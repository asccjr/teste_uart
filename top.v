==> flow/design.v <==
module top (
    input wire clk,        
    input wire uart_rx,    
    output wire led_out    
);
    wire [7:0] received_data;  
    wire       data_ready;     
    reg led_state = 0;
    uart_rx uart_receiver (
        .clk(clk),                
        .rx_in(uart_rx),          
        .rx_data(received_data),  
        .rx_ready(data_ready)     
    );
    always @(posedge clk) begin
        if (data_ready) begin
            if (received_data == "1") begin  
                led_state <= 1;  
            end else if (received_data == "0") begin  
                led_state <= 0;  
            end
        end
    end
    assign led_out = led_state;
endmodule
module uart_rx #(
    parameter CLK_FREQ = 25_000_000,  
    parameter BAUD_RATE = 9600       
)(
    input wire clk,        
    input wire rx_in,      
    output reg [7:0] rx_data,  
    output reg rx_ready     
);
    localparam DIVISOR = CLK_FREQ / BAUD_RATE;
    reg [1:0] state = 0;        
    reg [3:0] bit_count = 0;    
    reg [15:0] clk_count = 0;   
    reg [7:0] data_reg = 0;     
    always @(posedge clk) begin
        rx_ready <= 0;
        case(state)
            0: begin 
                if (rx_in == 0) begin
                    clk_count <= 0;  
                    state <= 1;      
                end
            end
            1: begin 
                if (clk_count == DIVISOR/2) begin
                    clk_count <= 0;  
                    bit_count <= 0;  
                    state <= 2;      
                end else begin
                    clk_count <= clk_count + 1;  
                end
            end
            2: begin 
                if (clk_count == DIVISOR - 1) begin
                    clk_count <= 0;  
                    data_reg[bit_count] <= rx_in;
                    if (bit_count == 7) begin
                        state <= 3;  
                    end else begin
                        bit_count <= bit_count + 1;  
                    end
                end else begin
                    clk_count <= clk_count + 1;  
                end
            end
            3: begin 
                if (clk_count == DIVISOR - 1) begin
                    rx_data <= data_reg;
                    rx_ready <= 1; 
                    state <= 0; 
                end else begin
                    clk_count <= clk_count + 1;  
                end
            end
        endcase
    end
endmodule
[From RTL to reports: top]
Tool output for the design above, in the order of the flow.
Line numbers count from 1 in the design file above.
Not given: n/a
Set-up
  design top: top
  clock port: clk
  library: sky130hd
  library corner: tt_025C_1v80

[Word-level counts]
Yosys after proc, flatten, opt, wreduce and memory -nomap, before mapping. Memory bits, and registers merged into a memory's read port (data or address), are not among the register bits. Print and check cells are not counted. Equal cells are merged and count once.
Cells by class
  bitwise logic cells: 4
  reduce/logical cells: 11
  eq/ne operators: 15
  magnitude comparators: 0
  divide/modulo/power cells: 0
  shift-type cells: 2
  multiply operators: 0
  add/sub/neg operators: 3
  muxes and demuxes: 19
Operators by type and width (number)
  case mux 16 bit (select 4 bit): 1
  2-to-1 mux 16 bit: 4
  adder 16 x 1 -> 16 bit with constant B: 1
  equality test 16 x 11 -> 1 bit with constant B: 1
  equality test 16 x 12 -> 1 bit with constant B: 1
  equality test 8 x 6 -> 1 bit with constant B: 2
  2-to-1 mux 8 bit: 2
  2-to-1 mux 4 bit: 3
  2-to-1 mux 2 bit: 5
  variable shift 1 x 5 -> 8 bit: 1
  variable shift 1 x 5 -> 8 bit with constant A: 1
  != test 2 x 1 -> 1 bit with constant B: 4
  AND 8 bit: 1
  bitwise OR 8 bit: 1
  inverter 8 bit: 1
  case mux 4 bit (select 2 bit): 1
  case mux 2 bit (select 4 bit): 1
  != test 2 bit with constant B: 3
  AND reduction 2 bit: 3
  AND reduction 6 bit: 1
  negation 4 -> 5 bit: 1
  equality test 2 bit with constant B: 2
  nonzero test 2 bit: 2
  adder 4 x 1 -> 4 bit with constant B: 1
  equality test 4 x 3 -> 1 bit with constant B: 1
  AND reduction 4 bit: 1
  nonzero test 4 bit: 1
  AND reduction 3 bit: 1
Other operator kinds: 5; their cells: 6.
Word-level totals
  input port bits: 2
  memory bits (writable): 0
  ROM bits: 0
  elaborated cells: 61
  bits in registers: 40
  word width x clocked read ports: 0
  memories kept: 0
  bits in latches: 0

[Depth]
Depth = most cells in a row (Yosys ltp): at word level without a register or memory, in the mapped netlist without a sequential cell, where the memories' decode and read muxes count.
Logic depth
  depth in word-level cells: 7
  ABC_AREA: 0
  depth in mapped cells: 7

[Synthesis result]
Yosys stat after the flow's synthesis: flattened, memories mapped to cells. It holds for the ABC_AREA given above (unset counts as 0); a run with the other value may have another netlist.
Totals and module areas in this step are rounded.
Mapped netlist
  chip area (Yosys): 2270 sq um
  area of sequential cells: 1190 sq um
  flip-flops: 40
  standard cells after synthesis: 189
Cells by type (number)
  sky130_fd_sc_hd__edfxtp_1: 39
  sky130_fd_sc_hd__ha_1: 11
  sky130_fd_sc_hd__nor2_1: 20
  sky130_fd_sc_hd__nand2_1: 17
  sky130_fd_sc_hd__xor2_1: 6
  sky130_fd_sc_hd__buf_6: 4
  sky130_fd_sc_hd__nand3_1: 9
  sky130_fd_sc_hd__xnor2_1: 5
  sky130_fd_sc_hd__and2_1: 6
  sky130_fd_sc_hd__and4bb_2: 3
  sky130_fd_sc_hd__a22o_1: 4
  sky130_fd_sc_hd__inv_1: 9
  sky130_fd_sc_hd__a21oi_1: 6
  sky130_fd_sc_hd__o41ai_4: 1
  sky130_fd_sc_hd__nor4_4: 1
  sky130_fd_sc_hd__o31ai_4: 1
  sky130_fd_sc_hd__a41o_1: 2
  sky130_fd_sc_hd__dfxtp_1: 1
Other cell types: 27; their cells: 44.
By module: a second synthesis without flattening, with its own total; a netlist apart from the flattened one above.
Second synthesis, totals
  cell total of the unflattened synthesis: 189
  area (unflattened synthesis): 2250 sq um
Each row is one instance without its submodules.
Modules
  uart_rx: sequential area 1160 sq um, area 2180 sq um, instances 1, cells 183
  top: sequential area 30.0 sq um, area 71.3 sq um, instances 1, cells 6

[Worst setup path after synthesis]
OpenSTA on the mapped netlist: ideal clock, no wires. The path of least setup slack (recovery checks aside). Input and output delay are each 20% of the period. Register names are those of the netlist, which keeps one name where synthesis merged equal registers.
Timing path after synthesis
  path type: register to register
  from: register uart_receiver.clk_count[0]
  to: register uart_receiver.clk_count[0]
  setup slack: 1.928 ns
  data arrival time: 2.124 ns
  launch time at the first pin: 0.000 ns
  path delay: 2.512 ns
  stages on the path: 6
  clock period: 4.44 ns
  required time: 4.052 ns
  library setup time: 0.388 ns
  synthesis period reached: 2.512 ns
"path delay" = arrival - input delay + setup time.
"stages on the path": output pins that drive a net of the path, with the launching flip-flop's if there is one; two outputs of one cell count as two.
"synthesis period reached" is the clock period less the worst setup slack; recovery checks do not enter. This is arithmetic on one report: input and output delays are still those of the set period (20% each).
The rows between start and end are the longest chain of elaborated cells between them; the timing report does not say that the signal goes this way. Where chains are equally long, one stands for them.
A line is the first line of the expression or statement that the cell stems from. Yosys adds cells for indexed reads and writes and turns some case tables into memories.
At most two assigning lines are given for a register; there are more.
The path ends at the enable pin of a flip-flop; only ways to that pin are counted.
Between the ends, after synthesis
  cells stage by stage: sky130_fd_sc_hd__edfxtp_1 -> sky130_fd_sc_hd__ha_1 -> sky130_fd_sc_hd__and3_2 -> sky130_fd_sc_hd__and4_2 -> sky130_fd_sc_hd__and2_1 -> sky130_fd_sc_hd__nor2_1
  cells in the longest elaborated chain: 3
Ends and longest elaborated chain, after synthesis
  from (decl): RTL line 38  | reg [15:0] clk_count = 0;
  from (assign): RTL line 55  | clk_count <= clk_count + 1;
  from (assign): RTL line 68  | clk_count <= clk_count + 1;
  equality test 16 x 12 -> 1 bit: RTL line 59  | if (clk_count == DIVISOR - 1) begin
  != test 2 bit
  AND reduction 3 bit
  to (assign): RTL line 55
  to (assign): RTL line 68
  to (decl): RTL line 38

[Path in the finished layout]
Path of least setup slack in the final report of job 2 (OpenROAD, finished layout, wires in). Where an end is a register, its clock arrival counts in the times.
Timing path post-layout
  path type: register to register
  from: register uart_receiver.clk_count[1]
  to: register uart_receiver.clk_count[15]
  clock period: 1.87 ns
  data arrival time: 1.86 ns
  stages on the path: 7
  library setup time: 0.27 ns
  setup slack: 0.02 ns
  required time: 1.88 ns
  launch time at the first pin: 0.29 ns
The rows between start and end are the longest chain of elaborated cells between them; the timing report does not say that the signal goes this way. Where chains are equally long, one stands for them.
At most two assigning lines are given for a register; there are more.
The path ends at the enable pin of a flip-flop; only ways to that pin are counted.
Between the ends, post-layout
  cells stage by stage: sky130_fd_sc_hd__edfxtp_1 -> sky130_fd_sc_hd__ha_2 -> sky130_fd_sc_hd__and3_4 -> sky130_fd_sc_hd__and4_4 -> sky130_fd_sc_hd__and2_4 -> sky130_fd_sc_hd__nor2_4 -> sky130_fd_sc_hd__clkbuf_16
  cells in the longest elaborated chain: 3
Ends and longest elaborated chain, post-layout
  from (decl): RTL line 38  | reg [15:0] clk_count = 0;
  from (assign): RTL line 55  | clk_count <= clk_count + 1;
  from (assign): RTL line 68  | clk_count <= clk_count + 1;
  equality test 16 x 12 -> 1 bit: RTL line 59  | if (clk_count == DIVISOR - 1) begin
  != test 2 bit
  AND reduction 3 bit
  to (assign): RTL line 55
  to (assign): RTL line 68
  to (decl): RTL line 38

Hand-over note for top

2 stored runs of top in the flow (synthesis by Yosys, layout by OpenROAD, sky130hd cells), in arbitrary order. Constraints: input delay and output delay 20% of the set period each, output load 0.01 pF.
"achieved period" means the clock period less the worst setup slack. The figure is calculated, with input and output delays left at 20% of the set period.
By "time of the worst setup path" is meant the share of the clock period that the worst setup path is allowed (20% is reserved at inputs, 20% at outputs), minus its slack. Clock arrival times at its registers enter into it.
"overall power" rests on the timing tool's default activity at the inputs, not on a simulated workload.
Results are given in rounded form.

==> job 1: settings <==
{ "period_ns": 1.53, "CORE_UTILIZATION": 68, "SETUP_SLACK_MARGIN": 0.0, "CORE_ASPECT_RATIO": 0.59, "CELL_PAD_IN_SITES_DETAIL_PLACEMENT": 0, "MIN_ROUTING_LAYER": "met1", "CAP_MARGIN": 20, "CORE_MARGIN": 2, "SLEW_MARGIN": 20 }
==> job 1: results <==
unfinished; error DPL-0038 in routing

==> job 2: settings <==
{ "period_ns": 1.87, "CORE_UTILIZATION": 34, "SETUP_SLACK_MARGIN": 0.11, "CORE_ASPECT_RATIO": 0.95, "CELL_PAD_IN_SITES_GLOBAL_PLACEMENT": 3, "ABC_AREA": 0, "CTS_CLUSTER_SIZE": 59, "MIN_ROUTING_LAYER": "met2", "MAX_ROUTING_LAYER": "met5", "CAP_MARGIN": 20, "CORE_MARGIN": 2, "SLEW_MARGIN": 20 }
==> job 2: results <==
area of the die: 7330 sq um
standard-cell area after routing: 3000 sq um
time of the worst setup path: 1.85 ns
type of the worst setup path: register to register
total negative setup slack: 0.000 ns
area of the synthesized netlist: 2270 sq um
overall power: 4.89 mW
setup slack of the worst path: 0.023 ns
utilization after layout: 47.3%
achieved period: 1.847 ns

End of note.
